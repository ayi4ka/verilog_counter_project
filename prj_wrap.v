==> flow/design.v <==
module cnt #(
    parameter DATA_WIDTH = 4,
    parameter MAX_VAL    = 4'd9
)(
    input                    clk,
    input                    rst_n,
    input                    sft_rst,
    input                    pulse_incr_in,
    output                   pulse_incr_out,
    input                    pulse_decr_in,
    output                   pulse_decr_out,
    output [DATA_WIDTH-1:0]  data_o
);
reg  [DATA_WIDTH-1:0] cnt_ff;
wire [DATA_WIDTH-1:0] cnt_incr;
wire [DATA_WIDTH-1:0] cnt_decr;
wire                  cnt_full;
wire                  cnt_empty;
wire                  incr_en;
wire                  decr_en;
assign cnt_incr = cnt_full  ? 4'b0     : (cnt_ff + 1'b1);
assign cnt_decr = cnt_empty ? MAX_VAL  : (cnt_ff - 1'b1);
assign cnt_full  = (cnt_ff == MAX_VAL);
assign cnt_empty = (cnt_ff == 4'b0);
assign incr_en = pulse_incr_in;
assign decr_en = pulse_decr_in;
always @(posedge clk or negedge rst_n)
if(~rst_n)       cnt_ff <= 4'b0;
else if(sft_rst) cnt_ff <= 4'b0;
else if(incr_en) cnt_ff <= cnt_incr;
else if(decr_en) cnt_ff <= cnt_decr;
assign data_o = cnt_ff;
assign pulse_incr_out = pulse_incr_in & cnt_full;
assign pulse_decr_out = pulse_decr_in & cnt_empty;
endmodule
module my_segm (
input [3:0] swi,
output reg [7:0] seg
);
always @*
case (swi)  
	4'h0	: seg = 8'b00111111;
	4'h1	: seg = 8'b00000110;
	4'h2	: seg = 8'b01011011;
	4'h3	: seg = 8'b01001111;
	4'h4	: seg = 8'b01100110;
	4'h5	: seg = 8'b01101101;
	4'h6	: seg = 8'b01111101;
	4'h7	: seg = 8'b00000111;
	4'h8	: seg = 8'b01111111;
	4'h9	: seg = 8'b01101111;
default: seg = 8'b0;
endcase
endmodule
module prj_wrap (
    input        clk,  
    input        rst_n,
    input  [7:0] keys,  
    output [7:0] leds,
    output [7:0] seg,
    output [3:0] dig
);
wire pulse [4:0]; 
wire [3:0] data[3:0]; 
wire [1:0] dig_sel; 
wire       fltr_p; 
wire	  inc; 
wire       kfp; 
wire pps; 
wire [7:0]  fltr_keys; 
assign fltr_keys = keys & {8{kfp}};
pulse_gen #(
	.FREQ(32'd25_000_000)  
) pulse_inst(
    .clk(clk),
    .rst_n(rst_n),
    .pulse_1s(pps), 
    .dig_sel(dig_sel),
    .dig_strb(dig),
    .pulse_fulter(kfp),
	.add_sig(fltr_p)
);
assign pulse[0] = keys[0] & pps;
genvar i;
generate
for(i = 0; i < 4; i = i + 1) begin : gen_renerate
cnt #(
    .DATA_WIDTH(4),
    .MAX_VAL    ((i % 2 == 0) ? 4'd9 : 4'h5)
) cnt0_inst(
    .clk(clk),
    .rst_n(rst_n),
	 .sft_rst(keys[1]),
    .pulse_incr_in (pulse[i]),
    .pulse_incr_out(pulse[i+1]),
    .data_o(data[i])
);
end
endgenerate
assign leds[7:1] = 7'b1111111;
my_segm mysegm_inst(
	.swi(data[dig_sel]),
	.seg(seg),
);
endmodule
module pulse_gen #(
    parameter CNT_WIDTH = 32,
    parameter FREQ      = 32'd25_000_000,
    parameter MUX_SEL   = 15, 
    parameter FLTR_SEL  = 22 
)(
    input        clk,
    input        rst_n,
    output       pulse_1s,
    output [1:0] dig_sel,
    output [3:0] dig_strb,
    output       pulse_fulter,
    output       add_sig
);
localparam MAX_VAL = FREQ - 32'b1;
reg  [CNT_WIDTH-1:0] cnt_ff;
wire [CNT_WIDTH-1:0] cnt_next;
wire                 cnt_full;
reg                  pulse_ff;
wire          [1:0]  sel;
reg                  fltr_ff;
assign cnt_full = (cnt_ff == MAX_VAL);
assign cnt_next = cnt_full ? 32'b0 : (cnt_ff + 1'b1);
always @(posedge clk or negedge rst_n)
if(~rst_n)  cnt_ff <= 32'b0;
else        cnt_ff <= cnt_next;
always @(posedge clk or negedge rst_n)
if(~rst_n)  pulse_ff <= 1'b0;
else        pulse_ff <= cnt_full;
assign sel = cnt_ff[MUX_SEL+1:MUX_SEL];
always @(posedge clk or negedge rst_n)
if(~rst_n)  fltr_ff <= 1'b0;
else        fltr_ff <= cnt_ff[FLTR_SEL];
assign pulse_fulter = ~fltr_ff & cnt_ff[FLTR_SEL];
assign pulse_1s = pulse_ff;
assign dig_sel = sel;
assign dig_strb[0] = (sel == 2'd0);
assign dig_strb[1] = (sel == 2'd1);
assign dig_strb[2] = (sel == 2'd2);
assign dig_strb[3] = (sel == 2'd3);
assign add_sig = cnt_ff[23]; 
endmodule
---- Tool chain data of prj_wrap ----
The steps from the RTL of prj_wrap to its reports follow in flow order.
Line numbers count from 1 in the design file above.
Library cell names are shortened.
The mark n/a stands for no value.
design
  top module .............................. prj_wrap
  clock ................................... clk
  library ................................. sky130hd
  corner .................................. tt_025C_1v80

---- Word level ----
Source: Yosys, flattened and elaborated. Widths are those after wreduce. Registers that Yosys merges into a memory's read port (data or address) are not register bits. Print and check cells do not count. Equal cells are merged and count once.
Yosys's memory passes give these memory sizes; they may raise the number of words (mostly to a power of two), join words into wider ones and drop unused or constant bits.
bit counts
  register bits after elaboration ......... 49
  ROM bits ................................ 112
  memories kept ........................... 1
  output and inout bits ................... 20
memory list
  name             words  width  rd ports  wr ports  RTL line  text
  (no name shown)  16     7      1         0         41        case (swi)
cells by class
  add/subtract/negate cells ............... 9
  eq/ne operators ......................... 8
  multiplexer cells ....................... 22
  bitwise gates (word level) .............. 4
  reductions and logical operators ........ 9
operator list
  operator                                                             count
  4-bit 2-to-1 mux                                                     20
  32-bit by 1-bit adder with 32-bit output (second input constant)     1
  32-bit by 25-bit == test with 1-bit output (second input constant)   1
  32-bit 2-to-1 mux                                                    1
  4-bit by 1-bit adder with 4-bit output (second input constant)       4
  4-bit by 1-bit subtractor with 4-bit output (second input constant)  4
  4-bit logical NOT                                                    4
  4-bit parallel mux with 4-bit select                                 1
  3-bit nonzero test                                                   4
  4-bit by 3-bit == test with 1-bit output (second input constant)     2
  4-bit == test (second input constant)                                2
  1-bit AND                                                            4
  2-bit == test (second input constant)                                2
  2-bit by 1-bit == test with 1-bit output (second input constant)     1
  2-bit logical NOT                                                    1

---- Depth ----
Depth = most cells in a row (Yosys ltp): at word level without a register or memory, in the mapped netlist without a sequential cell, where the memories' decode and read muxes count.
depth
  depth after elaboration ................. 6
  ABC_AREA ................................ 0
  gate-level depth with buffers ........... 7
  depth with buffers taken out ............ 6

---- Netlist ----
Source: synth_stat.txt of the flow (Yosys; design flattened, memories mapped). It holds for the ABC_AREA given above (unset counts as 0); a run with the other value may have another netlist.
The area totals of this step are shown rounded.
cell types
  cell      count  area in all (um^2)
  dfrtp_1   49     1.23E+03
  ha_1      21     262.752
  xnor2_1   15     131.376
  a21oi_1   22     110.106
  nand3_1   19     95.091
  mux4_2    4      90.086
  buf_4     11     82.579
  nor2_1    21     78.826
  a211oi_1  10     75.072
  inv_1     20     75.072
  nand2_1   20     75.072
  nand4_1   11     68.816
  and4_1    7      61.309
  xor2_1    7      61.309
  nor3_1    12     60.058
  o21ai_0   12     60.058
  buf_6     5      56.304
  and3_1    7      43.792
Not listed: further types 37, cells in them 81.
mapped netlist
  cells in the netlist .................... 354
  cell area after synthesis ............... 3300 um^2
  flip-flop cells ......................... 49
  buffer cells ............................ 26
The figures by module come from a second, unflattened synthesis with its own total; it is not the netlist above.
second synthesis, totals
  cell total of the unflattened synthesis .. 356
  area (unflattened synthesis) ............ 3440 um^2
Each row is one instance without its submodules.
modules
  module                     instances  cells  area (um^2)  sequential area (um^2)
  pulse_gen (FREQ=25000000)  1          161    1680         851
  cnt                        2          41     364          100
  cnt                        2          35     322          100
  my_segm                    1          28     213          0.0
  prj_wrap                   1          15     179          0.0

---- Worst setup path after synthesis ----
OpenSTA on the mapped netlist: ideal clock, no wires. The path of least setup slack (recovery checks aside). Input and output delay are each 20% of the period. Register names are those of the netlist, which keeps one name where synthesis merged equal registers.
path post-synthesis
  path kind ............................... reg-to-output
  from .................................... reg pulse_inst.cnt_ff[15]
  to ...................................... out seg[3]
  period .................................. 2.53 ns
  external output delay ................... 0.506 ns
  time at the first pin ................... 0.000 ns
  arrival time ............................ 1.704 ns
  data required time ...................... 2.024 ns
  setup slack ............................. 0.320 ns
  delay of the path ....................... 1.704 ns
  stages on the path ...................... 6
  buffers on the path ..................... 1
  synthesis period reached ................ 2.21 ns
"delay of the path" is the arrival time less input delay plus setup time.
At an output port there is no setup time.
"stages on the path" counts driving pins, that of a launching flip-flop among them; a cell with two outputs on the path counts twice.
"synthesis period reached" = period - worst setup slack (recovery checks aside). The figure is calculated, with input and output delays left at 20% of the set period.
Between the ends stands the longest chain of elaborated cells between them, by number of cells; it is not shown to be the way that was timed. Of several equally long chains one is given.
Each line given opens the expression or statement behind the cell; cells for indexed reads and writes are added by Yosys, which also makes memories of some case tables.
A memory read counts as a cell of the chain, while the word-level depth stops at memories.
between the ends, post-synthesis
  cells stage by stage .................... dfrtp_1 > buf_6 > mux4_2 > ha_1 > inv_1 > o21ai_0
  cells in the longest elaborated chain ... 3
RTL lines, path post-synthesis
  element                               RTL line  text
  from (decl)                           121       reg  [CNT_WIDTH-1:0] cnt_ff;
  from (assign)                         130       if(~rst_n)  cnt_ff <= 32'b0;
  from (assign)                         131       else        cnt_ff <= cnt_next;
  2-bit == test                         102       .swi(data[dig_sel]),
  4-bit parallel mux with 4-bit select  102
  memory 16 x 7 bit                     41        case (swi)
  to (decl)                             60        output [7:0] seg,

---- Path in the finished layout ----
From the final timing report of flow run 1: the path of least setup slack in the routed layout; clock arrival at registers is part of the times.
path after layout
  path kind ............................... reg-to-output
  from .................................... reg pulse_inst.cnt_ff[15]
  to ...................................... out seg[3]
  period .................................. 2.92 ns
  external output delay ................... 0.58 ns
  time at the first pin ................... 0.29 ns
  arrival time ............................ 2.09 ns
  data required time ...................... 2.34 ns
  setup slack ............................. 0.24 ns
  stages on the path ...................... 9
  buffers on the path ..................... 4
Between the ends stands the longest chain of elaborated cells between them, by number of cells; it is not shown to be the way that was timed. Of several equally long chains one is given.
A memory read counts as a cell of the chain, while the word-level depth stops at memories.
between the ends, after layout
  cells stage by stage .................... dfrtp_2 > buf_6 > mux4_2 > buf_6 > nor2b_4 > o21bai_1 > buf_4 > o21ai_1 > buf_2
  cells in the longest elaborated chain ... 3
RTL lines, path after layout
  element                               RTL line  text
  from (decl)                           121       reg  [CNT_WIDTH-1:0] cnt_ff;
  from (assign)                         130       if(~rst_n)  cnt_ff <= 32'b0;
  from (assign)                         131       else        cnt_ff <= cnt_next;
  2-bit == test                         102       .swi(data[dig_sel]),
  4-bit parallel mux with 4-bit select  102
  memory 16 x 7 bit                     41        case (swi)
  to (decl)                             60        output [7:0] seg,

Record of 2 stored runs of the RTL-to-layout flow on prj_wrap, platform sky130hd. The runs are unordered. Constraints: input delay and output delay 20% of the set period each, output load 0.01 pF.
"achieved period" means the clock period less the worst setup slack. The figure is calculated, with input and output delays left at 20% of the set period.
"time of the worst setup path" = time allowed to the worst setup path (clock period - input delay - output delay, where it has them) - its slack; a late launch clock adds to it, a late capture clock takes from it.
"total power after layout" is the tool's figure for a default switching activity; nothing was simulated.
Results are given in rounded form.

======== flow run 1 ========
==> flow/run.sh <==
#!/bin/bash
# the make line also repeats the synthesis and layout settings of config.mk as NAME=value (left out here)
make -C /OpenROAD-flow-scripts/flow DESIGN_CONFIG=/design/flow/config.mk WORK_HOME=/design/flow/orfs CLKGATE_MAP_FILE= finish
==> flow/config.mk <==
export PLATFORM = sky130hd
export DESIGN_NAME = prj_wrap
export DESIGN_NICKNAME = prj_wrap
export VERILOG_FILES = /design/flow/design.v
export SDC_FILE = /design/flow/constraint.sdc
export NUM_CORES = 4
export LEC_CHECK = 0
export CAP_MARGIN = 15
export CELL_PAD_IN_SITES_DETAIL_PLACEMENT = 0
export CELL_PAD_IN_SITES_GLOBAL_PLACEMENT = 0
export CORE_MARGIN = 2
export CORE_UTILIZATION = 27
export GPL_ROUTABILITY_DRIVEN = 0
export PLACE_DENSITY_LB_ADDON = 0.2
export SETUP_SLACK_MARGIN = 0.25
export SLEW_MARGIN = 30
==> flow/constraint.sdc <==
create_clock -name core_clock -period 2.92 [get_ports {clk}]
set_input_delay 0.5840 -clock core_clock [delete_from_list [all_inputs] [get_ports {clk}]]
set_output_delay 0.5840 -clock core_clock [all_outputs]
set_load 0.01 [all_outputs]

-------- measured, flow run 1 --------
  utilization after routing ............... 0.316
  time of the worst setup path ............ 2.09 ns
  class of the worst setup path ........... reg-to-output
  total power after layout ................ 2200 uW
  area of the synthesized netlist ......... 3300 um^2
  achieved period ......................... 2.675 ns
  lowest setup slack ...................... 0.245 ns
  sum of negative setup slack ............. 0.000 ns
  total die area .......................... 13100 um^2

======== flow run 2 ========
==> flow/run.sh <==
#!/bin/bash
# the make line also repeats the synthesis and layout settings of config.mk as NAME=value (left out here)
make -C /OpenROAD-flow-scripts/flow DESIGN_CONFIG=/design/flow/config.mk WORK_HOME=/design/flow/orfs CLKGATE_MAP_FILE= finish
==> flow/config.mk <==
export PLATFORM = sky130hd
export DESIGN_NAME = prj_wrap
export DESIGN_NICKNAME = prj_wrap
export VERILOG_FILES = /design/flow/design.v
export SDC_FILE = /design/flow/constraint.sdc
export NUM_CORES = 4
export LEC_CHECK = 0
export CAP_MARGIN = 40
export CELL_PAD_IN_SITES_GLOBAL_PLACEMENT = 1
export CORE_MARGIN = 2
export CORE_UTILIZATION = 51
export GPL_TIMING_DRIVEN = 0
export PLACE_DENSITY_LB_ADDON = 0.27
export SLEW_MARGIN = 20
export TNS_END_PERCENT = 20
==> flow/constraint.sdc <==
create_clock -name core_clock -period 1.61 [get_ports {clk}]
set_input_delay 0.3220 -clock core_clock [delete_from_list [all_inputs] [get_ports {clk}]]
set_output_delay 0.3220 -clock core_clock [all_outputs]
set_load 0.01 [all_outputs]

-------- measured, flow run 2 --------
  utilization after routing ............... 0.636
  time of the worst setup path ............ 2.09 ns
  class of the worst setup path ........... reg-to-output
  total power after layout ................ 3840 uW
  area of the synthesized netlist ......... 3300 um^2
  achieved period ......................... 2.412 ns
  lowest setup slack ...................... -0.802 ns
  sum of negative setup slack ............. -10.6 ns
  total die area .......................... 7130 um^2
